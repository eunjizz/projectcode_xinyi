==> flow/design.v <==
`timescale 1ns / 1ps
module full_connect#(
    parameter LENGTH_FC = 64,
    parameter DATA_WIDTH = 16,
    parameter FILTERBATCH = 4
    )
    (
    input wire clk, rst_n, start_to_cal,
    input wire ivalid1, ivalid2, ivalid3, ivalid4, 
    input wire [DATA_WIDTH - 1 : 0] data1, data2, data3, data4,
    input wire [DATA_WIDTH - 1 : 0] weight,
    input wire [DATA_WIDTH - 1 : 0] bias,
    input wire weight_valid,
    output wire [DATA_WIDTH * 2 - 1 : 0] result,
    output reg done
    );
    reg [DATA_WIDTH - 1 : 0] data_array [0 : LENGTH_FC - 1];
    reg signed [DATA_WIDTH - 1 : 0] bia_reg ;
    reg signed [DATA_WIDTH - 1 : 0] weight_array [0 : FILTERBATCH - 1][0 : LENGTH_FC - 1];
    reg [DATA_WIDTH * 2 - 1 : 0] out [0 : FILTERBATCH - 1][0 : LENGTH_FC - 1];
    reg [$clog2(LENGTH_FC) - 1:0] cnt, cnt1, cnt2, cnt3 , cnt_o;
    reg [2:0] out_cnt;
    reg vldout;
    reg [5:0] cnt_w;
    always @(posedge clk or negedge rst_n) begin
        if(!rst_n) begin
            cnt_w <= 0;
            end
        else begin
            if (weight_valid)begin
                if (cnt_w <= (LENGTH_FC << 2)) begin
                    if (cnt_w <= LENGTH_FC - 1) 
                        weight_array[0][cnt_w] <= weight;
                    if ((cnt_w <= (LENGTH_FC << 1) - 1) && (cnt_w >= LENGTH_FC))
                        weight_array[1][cnt_w - LENGTH_FC] <= weight;
                    if ((cnt_w <= (LENGTH_FC * 3) - 1) && (cnt_w >= (LENGTH_FC << 1)))
                        weight_array[2][cnt_w - (LENGTH_FC << 1)] <= weight;
                    if ((cnt_w <= (LENGTH_FC << 2) - 1) && (cnt_w >= (LENGTH_FC * 3)))
                        weight_array[3][cnt_w - (LENGTH_FC << 1) - LENGTH_FC] <= weight;
                    if  (cnt_w == (LENGTH_FC << 2))
                        bia_reg <= bias;
                    cnt_w <= cnt_w + 1;
                end
            end
        end
    end
    always @(posedge clk or negedge rst_n) begin
        if(!rst_n) begin
            cnt <= 0;
            cnt1 <= 0;
            cnt2 <= 0;
            cnt3 <= 0;
            out_cnt <= 0;
            cnt_o <= 0;
            done <= 0;
            vldout<=0;
            end
        else begin
            cnt1 <= cnt;
            cnt2 <= cnt1;
            cnt3 <= cnt2;
            if (ivalid2)
                    out[1][cnt1] <= data2 * weight_array[1][cnt1] + bia_reg;
            if (ivalid3)
                    out[2][cnt2] <= data3 * weight_array[2][cnt2] + bia_reg;
            if (ivalid4)
                    out[3][cnt3] <= data4 * weight_array[3][cnt3] + bia_reg;
            if (ivalid1)begin
                done <= 0;
                    out[0][cnt] <= data1 * weight_array[0][cnt] + bia_reg;
                cnt <= cnt + 1;
                if(cnt >= LENGTH_FC - 1) begin
                    cnt <= 0;
                    vldout <= 1;
                end
            end
            if (vldout)begin
                cnt_o <= cnt_o + 1;
                if (cnt_o >= LENGTH_FC - 1) begin
                    out_cnt <= out_cnt + 1;
                    cnt_o <= 0;
                    if (out_cnt == 3) begin
                        out_cnt <= 0;
                        vldout <= 0;
                        done <= 1;
                    end
                end
            end
        end
    end
     assign result = vldout ? out[out_cnt][cnt_o] : 0;
endmodule
From RTL to reports: full_connect. Tool output for the design above, in the order of the flow. Lines are those of the file above, counted from 1. Operators: Yosys type, input widths -> output width; for muxes data width and select width s. Not given: n/a

Design top: full_connect. Clock: clk. Standard-cell library: sky130hd. Corner: tt_025C_1v80.

Elaborated design. Counts by Yosys on the flattened word-level netlist (proc, flatten, opt, wreduce). Print and check cells are left out. Cells with the same type and inputs are merged into one.

Under register bits stands 8227. Under memories stands 0. For latch bits the number is 0. Clocked read ports x word width: 0. The figure for memory bits (writable) is 0. The entry for output and inout port bits reads 33. The figure for elaborated cells is 3041. Bits in read-only memories: 0. For input port bits the number is 104.

The figure for shift-type cells is 0. For bitwise operators the number is 0. The entry for divide/modulo/power cells reads 0. The figure for magnitude comparators is 2. For $mul the number is 0. The entry for equality and inequality tests reads 1084. Under add/subtract/negate cells stands 7. Muxes and demuxes: 1678. For reductions and logical operators the number is 6.

Operator list (count): $mux 32 (1665); $pmux 32 s256 (1); $eq 8x8->1 const B (512); $eq 8x7->1 const B (256); $eq 8x6->1 const B (128); $eq 8x5->1 const B (64); $eq 8x4->1 const B (32); $eq 6x6->1 const B (32); $eq 8x3->1 const B (16); $eq 6x5->1 const B (16); $eq 8x2->1 const B (8); $eq 6x4->1 const B (8); $logic_not 8->1 (5); $eq 8x1->1 const B (4); $eq 6x3->1 const B (4); $add 8x6->8 const A (2); $add 6x1->6 const B (2); $eq 6x2->1 const B (2); $ge 6x6->1 const B (2); $mux 6 (2); $mux 1 (9); $add 7x6->8 const A (1); $add 8x6->8 (1); $eq 6x1->1 const B (1); $add 3x1->3 const B (1); $eq 3x2->1 const B (1); $mux 3 (1); $reduce_and 2->1 (1).

Depth. Longest topological path by Yosys (ltp), each cell counted once; first at word level (registers and memories cut), then after technology mapping (sequential cells cut; the memories' decode and read muxes count).

For depth after elaboration the number is 10. ABC_AREA: 1. The entry for gate-level depth with buffers reads 7. Depth with buffers taken out: 7.

Synthesis result. Source: synth_stat.txt of the flow (Yosys; design flattened, memories mapped). It holds for the ABC_AREA given above (unset counts as 0); a run with the other value may have another netlist.

Cell types: sky130_fd_sc_hd__dfrtp_1 (count 17, total area 425.408 um2); sky130_fd_sc_hd__buf_4 (count 32, total area 240.23 um2); sky130_fd_sc_hd__nand2_1 (count 31, total area 116.362 um2); sky130_fd_sc_hd__inv_1 (count 15, total area 56.304 um2); sky130_fd_sc_hd__nand3_1 (count 8, total area 40.038 um2); sky130_fd_sc_hd__ha_1 (count 3, total area 37.536 um2); sky130_fd_sc_hd__nor2_1 (count 9, total area 33.782 um2); sky130_fd_sc_hd__xor2_1 (count 3, total area 26.275 um2); sky130_fd_sc_hd__nand2_4 (count 2, total area 22.522 um2); sky130_fd_sc_hd__nor2_8 (count 1, total area 20.019 um2); sky130_fd_sc_hd__a21oi_1 (count 3, total area 15.014 um2); sky130_fd_sc_hd__nand3_2 (count 1, total area 10.01 um2); sky130_fd_sc_hd__o21ai_0 (count 2, total area 10.01 um2); sky130_fd_sc_hd__o21ai_2 (count 1, total area 8.758 um2); sky130_fd_sc_hd__xnor2_1 (count 1, total area 8.758 um2); sky130_fd_sc_hd__o21bai_1 (count 1, total area 7.507 um2); sky130_fd_sc_hd__a31oi_1 (count 1, total area 6.256 um2); sky130_fd_sc_hd__nand2_2 (count 1, total area 6.256 um2).

Not listed: further types 4, cells in them 4.

Under mapped area stands 1112.3 um2. Flip-flops: 17. Under mapped cells stands 136. The entry for buffers reads 33. The figure for area of sequential cells is 425.4 um2.

Timing after synthesis. Source: OpenSTA report_checks on the synthesized netlist (no wires, ideal clock, input and output delay 20% of the period each), path of least setup slack; recovery checks are left aside. Register names are those of the netlist, which keeps one name where synthesis merged equal registers.

Path kind: register to register. Start point: register cnt_o[0]. End point: register out_cnt[1]. Delay of the path: 1.059 ns. Data arrival time: 0.942 ns. The figure for driving pins on the path is 7. Under clock period stands 1.56 ns. The entry for buffers on the path reads 0. The entry for path slack reads 0.501 ns. The figure for data required time is 1.443 ns. For launch time at the first pin the number is 0.000 ns. For setup time the number is 0.117 ns. The entry for period reached after synthesis reads 1.059 ns.

"delay of the path" = arrival - input delay + setup time. "driving pins on the path" counts driving pins, that of a launching flip-flop among them; a cell with two outputs on the path counts twice. "period reached after synthesis" is the clock period less the worst setup slack; recovery checks do not enter. This is arithmetic on one report: input and output delays are still those of the set period (20% each). The rows between start and end are the longest chain of elaborated cells between them; the timing report does not say that the signal goes this way. Where chains are equally long, one stands for them. A line is the first line of the expression or statement that the cell stems from. Yosys adds cells for indexed reads and writes and turns some case tables into memories. A register here has more assigning lines than the two given.

Path through: sky130_fd_sc_hd__dfrtp_1 sky130_fd_sc_hd__ha_1 sky130_fd_sc_hd__nand2_2 sky130_fd_sc_hd__nor2_8 sky130_fd_sc_hd__nand2_4 sky130_fd_sc_hd__nand2_1 sky130_fd_sc_hd__o21ai_2. Under cells in the longest elaborated chain stands 2. Elaborated cells between the ends (all ways): 2. Source lines of those cells: 1. Those cells by class: 1 x compare; 1 x reduce/logical.

Ends and longest elaborated chain, after synthesis: start: declaration (line 21) `reg [$clog2(LENGTH_FC) - 1:0] cnt, cnt1, cnt2, cnt3 , cnt_o;`; start: assignment (line 54) `cnt_o <= 0;`; start: assignment (line 78) `cnt_o <= cnt_o + 1;`; $ge 6x6->1 (line 79) `if (cnt_o >= LENGTH_FC - 1) begin`; $reduce_and 2->1; end: assignment (line 80) `out_cnt <= out_cnt + 1;`; end: assignment (line 83) `out_cnt <= 0;`; end: declaration (line 22) `reg [2:0] out_cnt;`.

Worst path after layout. Path of least setup slack in the final report of stored run 1 (OpenROAD, finished layout, wires in). Where an end is a register, its clock arrival counts in the times.

Path kind: register to output. Start point: register done. End point: output done. For output delay the number is 0.33 ns. The entry for buffers on the path reads 1. The figure for driving pins on the path is 2. The figure for data required time is 1.33 ns. Data arrival time: 1.13 ns. For launch time at the first pin the number is 0.25 ns. Under clock period stands 1.66 ns. The entry for path slack reads 0.20 ns.

A register here has more assigning lines than the two given.

Path through: sky130_fd_sc_hd__dfrtp_1 sky130_fd_sc_hd__clkdlybuf4s50_1. Under cells in the longest elaborated chain stands 0. Elaborated cells between the ends (all ways): 0. Source lines of those cells: 0.

Ends and longest elaborated chain, post-layout: start: declaration (line 15) `output reg done`; start: assignment (line 55) `done <= 0;`; start: assignment (line 69) `done <= 0;`; end: declaration (line 15).

Ticket comment

Top module full_connect; platform sky130hd; tools Yosys and OpenROAD; 2 stored runs in no particular order. Input and output delays are each 20% of the period that was set; the output load is 0.01 pF. "clock period reached" means the clock period less the worst setup slack. The figure is calculated, with input and output delays left at 20% of the set period. "time of the worst setup path" is the time allowed to the run's worst setup path (the clock period less input and output delay, where it has them) less its slack. Clock arrival times count: a late capture clock shortens it, a late launch clock lengthens it.

Stored run 1 has these settings: period_ns 1.66; CORE_UTILIZATION 24; SETUP_SLACK_MARGIN 0.08; PLACE_DENSITY_LB_ADDON 0.07; CORE_ASPECT_RATIO 1.57; ABC_AREA 1; CTS_CLUSTER_SIZE 96; MAX_ROUTING_LAYER met4; CAP_MARGIN 20; CORE_MARGIN 2; SLEW_MARGIN 20. The measured synthesized cell area is 1112.3 um2. The area inside the die boundary comes to 5208.9 um2. The standard-cell area after layout reads 1134.8 um2. For the worst slack on setup checks the run shows 0.196 ns. The clock period reached stands at 1.464 ns. For the time of the worst setup path the run shows 1.13 ns. Critical path kind: register to output.

Stored run 2 has these settings: period_ns 1.48; CORE_UTILIZATION 58; PLACE_DENSITY_LB_ADDON 0.2; CORE_ASPECT_RATIO 1.69; CELL_PAD_IN_SITES_GLOBAL_PLACEMENT 0; TNS_END_PERCENT 75; CAP_MARGIN 20; CORE_MARGIN 2; SLEW_MARGIN 20. The measured synthesized cell area is 1047.3 um2. The area inside the die boundary comes to 2173.2 um2. The standard-cell area after layout reads 1038.5 um2. For the worst slack on setup checks the run shows 0.129 ns. The clock period reached stands at 1.351 ns. For the time of the worst setup path the run shows 1.35 ns. Critical path kind: register to register.
